==> flow/design.v <==
module ALU(
        input clk,
        input [2:0] sel,
        input [3:0] A,
        input [3:0] B,
        output reg [3:0] O,
        output reg overflow,
        output reg zero,
        output reg carry
);
    always @(posedge clk) begin
        overflow <= 0;
        carry <= 0;
        case (sel)
            3'b000 :  
                begin
                    {carry, O} <= A + B;
                    overflow <= (A[3] == B[3]) && (A[3] != O[3]);
                end
            3'b001 :  
                begin
                    {carry, O} <= A - B;
                    overflow <= (A[3] == ~B[3]) && (A[3] != O[3]);
                end
            3'b010 :  
                begin
                    O <= ~ A;
                end
            3'b011 :  
                begin
                    O <= A & B;
                end
            3'b100 :  
                begin
                    O <= A | B;
                end
            3'b101 : 
                begin
                    O <= A ^ B;
                end
            3'b110 : 
                begin
                    O <= ($signed(A) < $signed(B)) ? 1 : 0;
                end
            3'b111:  
                begin
                    O <= ($signed(A) == $signed(B)) ? 1:0;
                end
        endcase
        zero <= ~ (| O);
    end
endmodule
======== Tool chain data of ALU ========
The steps from the RTL of ALU to its reports follow in flow order.
Lines are those of the file above, counted from 1.
Cell names lack the library's common part.
A cell with n/a has no value.
inputs
  top module .............................. ALU
  clock port .............................. clk
  library ................................. sky130hd
  corner .................................. tt_025C_1v80

======== Word-level counts ========
Source: Yosys, flattened and elaborated, memories not mapped. Widths are those after wreduce; folded enables and synchronous resets count as part of the registers. Registers that Yosys merges into a memory's read port (data or address) are not register bits. Print and check cells do not count. Equal cells are merged and count once.
word-level totals
  memories kept ........................... 0
  cells after elaboration ................. 33
  register bits after elaboration ......... 7
  clocked read ports x word width ......... 0
  output and inout bits ................... 7
  ROM bits ................................ 0
  RAM bits ................................ 0
  bits in latches ......................... 0
cells by class
  eq/ne operators ......................... 11
  bitwise logic cells ..................... 6
  multipliers ............................. 0
  add/subtract/negate cells ............... 2
  div/mod/pow operators ................... 0
  order comparisons ....................... 1
  shift-type cells ........................ 0
  mux-type cells .......................... 5
  reductions and logical operators ........ 4
operator list
  kind                                                            count
  4-bit case mux with 8-bit select                                1
  3-bit equality test with constant B                             4
  3-bit by 2-bit equality test with 1-bit output with constant B  2
  4-bit by 4-bit adder with 5-bit output                          1
  4-bit by 4-bit subtractor with 5-bit output                     1
  4-bit < comparator                                              1
  4-bit equality test                                             1
  4-bit bitwise AND                                               1
  4-bit bitwise OR                                                1
  4-bit bitwise XOR                                               1
  4-bit inverter                                                  1
  4-bit OR reduction                                              1
  1-bit case mux with 2-bit select                                2
  3-bit by 1-bit equality test with 1-bit output with constant B  1
  3-bit logical NOT                                               1
  1-bit equality test                                             2
  1-bit logical AND                                               2
  1-bit inverter                                                  2
  1-bit 2-to-1 mux                                                2
  1-bit != test                                                   1

======== Logic depth ========
Yosys ltp: most cells in a row. Word level: on the elaborated netlist, between registers, memories and ports. Mapped: between sequential cells and ports; inverters and the memories' decode and read muxes count.
depth
  word-level depth ........................ 4
  ABC_AREA ................................ 1
  gate-level depth with buffers ........... 10

======== Mapped cells and area ========
Yosys stat after the flow's synthesis: flattened, memories mapped to cells. It holds for the ABC_AREA given above (unset counts as 0); a run with the other value may have another netlist.
Totals and module areas in this step are rounded.
mapped netlist
  cell count .............................. 131
  flip-flops .............................. 7
  cell area after synthesis ............... 810 sq um
cell types
  cell      count
  nand2_1   43
  ha_1      12
  dfxtp_1   7
  inv_1     21
  nor2_1    16
  nand3_1   9
  fa_1      2
  nand3b_1  4
  a21oi_1   3
  o21ai_0   3
  nor2_2    2
  buf_6     1
  xor2_1    1
  o211ai_1  1
  nand2_2   1
  nor4_1    1
  or2_2     1
  clkbuf_2  1
Other cell types: 2; their cells: 2.

======== Path before layout ========
Path of least setup slack by OpenSTA after synthesis, without wires, with an ideal clock, recovery checks aside; 20% of the period is set as input and as output delay. Where synthesis merged equal registers, the netlist keeps one of their names.
path after synthesis
  path type ............................... input -> register
  from .................................... input port A[0]
  to ...................................... register O[2]
  setup time .............................. 0.122 ns
  path delay .............................. 1.092 ns
  clock period ............................ 2.8 ns
  driving pins on the path ................ 8
  arrival time ............................ 1.530 ns
  input delay ............................. 0.560 ns
  slack ................................... 1.147 ns
  synthesis period reached ................ 1.653 ns
"path delay" = arrival - input delay + setup time.
"driving pins on the path" counts driving pins, that of a launching flip-flop among them; a cell with two outputs on the path counts twice.
"synthesis period reached" = period - worst setup slack (recovery checks aside). The figure is calculated, with input and output delays left at 20% of the set period.
The rows between start and end are the longest chain of elaborated cells between them; the timing report does not say that the signal goes this way. Where chains are equally long, one stands for them.
Each line given opens the expression or statement behind the cell; cells for indexed reads and writes are added by Yosys, which also makes memories of some case tables.
At most two assigning lines are given for a register; there are more.
between the ends, after synthesis
  path through ............................ inv_1 -> ha_1 -> inv_1 -> fa_1 -> xor2_1 -> nor2_1 -> nor2_1 -> nand3b_1
  length of the longest elaborated chain .. 2
  elaborated cells between the ends (all ways) .. 3
  source lines of those cells ............. 3
  classes of those cells .................. add/sub (2); mux (1)
ends and longest elaborated chain, after synthesis
  item                                         RTL line  RTL
  from (decl)                                  4         input [3:0] A,
  4-bit by 4-bit subtractor with 5-bit output  22        {carry, O} <= A - B;
  4-bit case mux with 8-bit select             14        case (sel)
  to (assign)                                  27        O <= ~ A;
  to (assign)                                  31        O <= A & B;
  to (decl)                                    6         output reg [3:0] O,

==> runs of ALU <==
Stored flow runs of ALU (2 of them; Yosys, OpenROAD, sky130hd). They differ in their settings and are not a sequence. Constraints: input delay and output delay 20% of the set period each, output load 0.01 pF.

---- flow run 1 ----
settings
  period_ns = 2.41
  CORE_UTILIZATION = 51
  SETUP_SLACK_MARGIN = 0.31
  PLACE_DENSITY_LB_ADDON = 0.04
  CORE_ASPECT_RATIO = 1.42
  CELL_PAD_IN_SITES_GLOBAL_PLACEMENT = 2
  ABC_AREA = 1
  GPL_TIMING_DRIVEN = 1
  CAP_MARGIN = 20
  SLEW_MARGIN = 25
  MIN_ROUTING_LAYER = met1
  CORE_MARGIN = 2
results
  did not finish, placement stopped with FLW-0024

---- flow run 2 ----
settings
  period_ns = 2.94
  CORE_UTILIZATION = 55
  SETUP_SLACK_MARGIN = -0.08
  PLACE_DENSITY = 0.79
  CELL_PAD_IN_SITES_GLOBAL_PLACEMENT = 2
  CELL_PAD_IN_SITES_DETAIL_PLACEMENT = 1
  ABC_AREA = 0
  GPL_TIMING_DRIVEN = 1
  CAP_MARGIN = 20
  CORE_MARGIN = 2
  SLEW_MARGIN = 20
results
  did not finish, placement stopped with GPL-0301
