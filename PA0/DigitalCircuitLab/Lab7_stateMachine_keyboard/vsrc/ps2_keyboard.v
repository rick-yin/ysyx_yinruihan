==> flow/design.v <==
module ps2_keyboard(clk,clrn,ps2_clk,ps2_data,data,
                        ready,nextdata_n,overflow, countK);
    input clk,clrn,ps2_clk,ps2_data;
    input nextdata_n;
    output [7:0] data;
    output reg ready;
    output reg overflow;      
    output reg [7:0] countK;
    reg [9:0] buffer;         
    reg [7:0] fifo[7:0];      
    reg [2:0] w_ptr,r_ptr;    
    reg [3:0] count;   
    reg [2:0] ps2_clk_sync;
    always @(posedge clk) begin
        ps2_clk_sync <=  {ps2_clk_sync[1:0],ps2_clk};
    end
    wire sampling = ps2_clk_sync[2] & ~ps2_clk_sync[1];
    always @(posedge clk) begin
        if (clrn == 0) begin  
            count <= 0;
            w_ptr <= 0;
            r_ptr <= 0;
            overflow <= 0;
            ready<= 0;
            countK <= 0;
        end
        else begin
            if ( ready ) begin  
                if(nextdata_n == 1'b0)  
                begin
                    r_ptr <= r_ptr + 3'b1;
                    if(w_ptr==(r_ptr+1'b1))  
                        ready <= 1'b0;
                end
            end
            if (sampling) begin
                if (count == 4'd10) begin
                    if ((buffer[0] == 0) &&   
                            (ps2_data)       &&   
                            (^buffer[9:1])) begin       
                        fifo[w_ptr] <= buffer[8:1];   
                        w_ptr <= w_ptr+3'b1;
                        ready <= 1'b1;
                        countK <= countK + 1;
                        overflow <= overflow | (r_ptr == (w_ptr + 3'b1));
                    end
                    count <= 0;      
                end
                else begin
                    buffer[count] <= ps2_data;   
                    count <= count + 3'b1;
                end
            end
        end
    end
    assign data = fifo[r_ptr];  
endmodule
======== From RTL to reports: ps2_keyboard ========
What the tools print for ps2_keyboard, step after step.
Line numbers count from 1 in the design file above.
Operators: Yosys type, input widths -> output width; for muxes data width and select width s.
Library cell names are shortened.
The mark n/a stands for no value.
design
  design top .............................. ps2_keyboard
  clock port .............................. clk
  library ................................. sky130hd
  corner .................................. tt_025C_1v80

======== Word level ========
Source: Yosys, flattened and elaborated, memories not mapped. Widths are those after wreduce. Print and check cells do not count.
Memory sizes are those after Yosys's memory passes, which may raise the word count (mostly to a power of two), join words into wider ones and drop unused or constant bits.
bit counts
  bits of input ports ..................... 5
  memory bits (writable) .................. 64
  clocked read ports x word width ......... 8
  register bits after elaboration ......... 33
  output and inout bits ................... 18
  elaborated cells ........................ 56
  memories ................................ 1
operators by class
  muxes and demuxes ....................... 21
  reductions and logical operators ........ 6
  eq/ne operators ......................... 3
  shift-type cells ........................ 2
  bitwise operators ....................... 9
  add/sub/neg operators ................... 6
memories
  name  words  bits a word  rd ports  write ports  line  RTL
  fifo  8      8            1         1            10    reg [7:0] fifo[7:0];
operators by type and width
  cell                    count
  $mux 8                  4
  $mux 3                  6
  $shift 1x5->10          1
  $shift 1x5->10 const A  1
  $and 10x10->10          1
  $or 10x10->10           1
  $not 10->10             1
  $mux 1                  10
  $add 3x1->3 const B     3
  $reduce_xor 9->1        1
  $add 8x1->8 const B     1
  $eq 3x3->1              2
  $reduce_and 3->1        2
  $neg 4->5               1
  $not 1->1               4
  $add 4x1->4 const B     1
  $eq 4x4->1 const B      1
  $mux 4                  1
  $logic_and 1x1->1       2
  $reduce_and 2->1        1
  $and 1x1->1             1
  $or 1x1->1              1

======== Longest topological paths ========
Depth = most cells in a row (Yosys ltp): at word level without a register or memory, in the mapped netlist without a sequential cell, where the memories' decode and read muxes count.
logic depth
  depth after elaboration ................. 8
  ABC_AREA ................................ 1
  mapped depth ............................ 12
  mapped depth without buffers ............ 11

======== After synthesis ========
Source: synth_stat.txt of the flow (Yosys; design flattened, memories mapped). It holds for the ABC_AREA given above (unset counts as 0); a run with the other value may have another netlist.
Totals and module areas in this step are rounded.
mapped netlist
  mapped area ............................. 0.0044 mm²
  sequential area ......................... 0.00274 mm²
  mapped flip-flops ....................... 100
  buffers ................................. 15
  mapped cells ............................ 429
cell types
  cell type  count  area in all (µm²)
  edfxtp_1   74     2.22E+03
  dfxtp_1    26     520.499
  nor2_1     83     311.549
  o21ai_0    49     245.235
  nand2_1    46     172.666
  ha_1       9      112.608
  nand3_1    22     110.106
  inv_1      28     105.101
  xor2_1     11     96.342
  a21oi_1    16     80.077
  xnor2_1    9      78.826
  o22ai_1    9      56.304
  a31oi_1    8      50.048
  buf_6      4      45.043
  clkbuf_1   11     41.29
  nor3_1     5      25.024
  nand3_2    2      20.019
  nand2_2    3      18.768
Not listed: further types 9, cells in them 14.

======== Timing after synthesis ========
OpenSTA on the mapped netlist: ideal clock, no wires. The path of least setup slack (recovery checks aside). Input and output delay are each 20% of the period. Register names are those of the netlist, which keeps one name where synthesis merged equal registers.
path after synthesis
  path type ............................... input to register
  from .................................... input port clrn
  to ...................................... register buffer[0]
  launch time at the first pin ............ 0.600 ns
  driving pins on the path ................ 3
  data required time ...................... 2.610 ns
  path delay .............................. 1.532 ns
  path slack .............................. 0.868 ns
  period .................................. 3.0 ns
  external input delay .................... 0.600 ns
  buffers on the path ..................... 1
  library setup time ...................... 0.390 ns
  arrival time ............................ 1.742 ns
  synthesis period reached ................ 2.132 ns
"path delay" is the arrival time less input delay plus setup time.
"driving pins on the path": output pins that drive a net of the path, with the launching flip-flop's if there is one; two outputs of one cell count as two.
"synthesis period reached" is the clock period less the worst setup slack; recovery checks do not enter. This is arithmetic on one report: input and output delays are still those of the set period (20% each).
The rows between start and end are the longest chain of elaborated cells between them; the timing report does not say that the signal goes this way. Where chains are equally long, one stands for them.
Each line given opens the expression or statement behind the cell; cells for indexed reads and writes are added by Yosys, which also makes memories of some case tables.
between the ends, after synthesis
  cells stage by stage .................... clkbuf_1 inv_1 nor3_1
  length of the longest elaborated chain .. 1
  elaborated cells between the ends (all ways) .. 1
  source lines of those cells ............. 0
  classes of those cells .................. reduce/logical: 1
ends and longest elaborated chain, after synthesis
  item                line  RTL
  start: declaration  3     input clk,clrn,ps2_clk,ps2_data;
  $reduce_and 3->1    n/a
  end: assignment     50    buffer[count] <= ps2_data;
  end: declaration    9     reg [9:0] buffer;

======== Path in the finished layout ========
From the final timing report of flow run A: the path of least setup slack in the routed layout; clock arrival at registers is part of the times.
path after layout
  path type ............................... register to output
  from .................................... register (no name shown)
  to ...................................... output port data[6]
  launch time at the first pin ............ 0.34 ns
  period .................................. 2.6 ns
  buffers on the path ..................... 2
  driving pins on the path ................ 8
  path slack .............................. 0.09 ns
  external output delay ................... 0.52 ns
  arrival time ............................ 1.99 ns
  data required time ...................... 2.08 ns
between the ends, after layout
  cells stage by stage .................... dfxtp_4 inv_1 buf_4 o21ai_0 o22ai_1 nor2_1 a31oi_1 clkdlybuf4s50_1
ends and longest elaborated chain, after layout
  item              line  RTL
  end: declaration  5     output [7:0] data;
No chain of elaborated cells between the ends is given.

Flow measurements of ps2_keyboard on sky130hd: 2 stored runs with different settings, listed in no order. Input and output delays are each 20% of the period that was set; the output load is 0.01 pF.
By "achieved clock period" is meant the clock period of the run minus its worst setup slack. This is arithmetic on one report: input and output delays are still those of the set period (20% each).
"time of the worst setup path" means the part of the period allowed to the worst setup path (the constraints hold back 20% at inputs and 20% at outputs) less its slack; where the path has registers, the arrival times of their clocks count too.
By "overall power" is meant OpenSTA's value without simulated activity: inputs other than the clock are taken to toggle once in ten clock periods, and the tool carries that through the logic.
The results are shown rounded.

---- flow run A ----
settings
  period_ns = 2.6
  CORE_UTILIZATION = 20
  SETUP_SLACK_MARGIN = -0.04
  CORE_MARGIN = 3
  ABC_AREA = 1
  CTS_CLUSTER_SIZE = 66
  CTS_CLUSTER_DIAMETER = 363
  CAP_MARGIN = 20
  SLEW_MARGIN = 20
results
  overall power ........................... 3.17 mW
  time of the worst setup path ............ 1.99 ns
  critical path type ...................... register to output
  synthesis area .......................... 0.0044 mm²
  final design utilization ................ 25.4 %
  achieved clock period ................... 2.507 ns
  total die area .......................... 0.0238 mm²
  lowest setup slack ...................... 0.093 ns
  std-cell area (final layout) ............ 0.00541 mm²

---- flow run B ----
settings
  period_ns = 2.87
  CORE_UTILIZATION = 40
  PLACE_DENSITY = 0.61
  CORE_ASPECT_RATIO = 0.75
  CORE_MARGIN = 2
  CELL_PAD_IN_SITES_DETAIL_PLACEMENT = 0
  ABC_AREA = 1
  CTS_CLUSTER_SIZE = 82
  SLEW_MARGIN = 20
  CAP_MARGIN = 20
results
  overall power ........................... 2.77 mW
  final design utilization ................ 47.6 %
  std-cell area (final layout) ............ 0.00515 mm²
  lowest setup slack ...................... 0.205 ns
  synthesis area .......................... 0.0044 mm²
  achieved clock period ................... 2.665 ns
  time of the worst setup path ............ 2.09 ns
  critical path type ...................... register to output
  total die area .......................... 0.0119 mm²
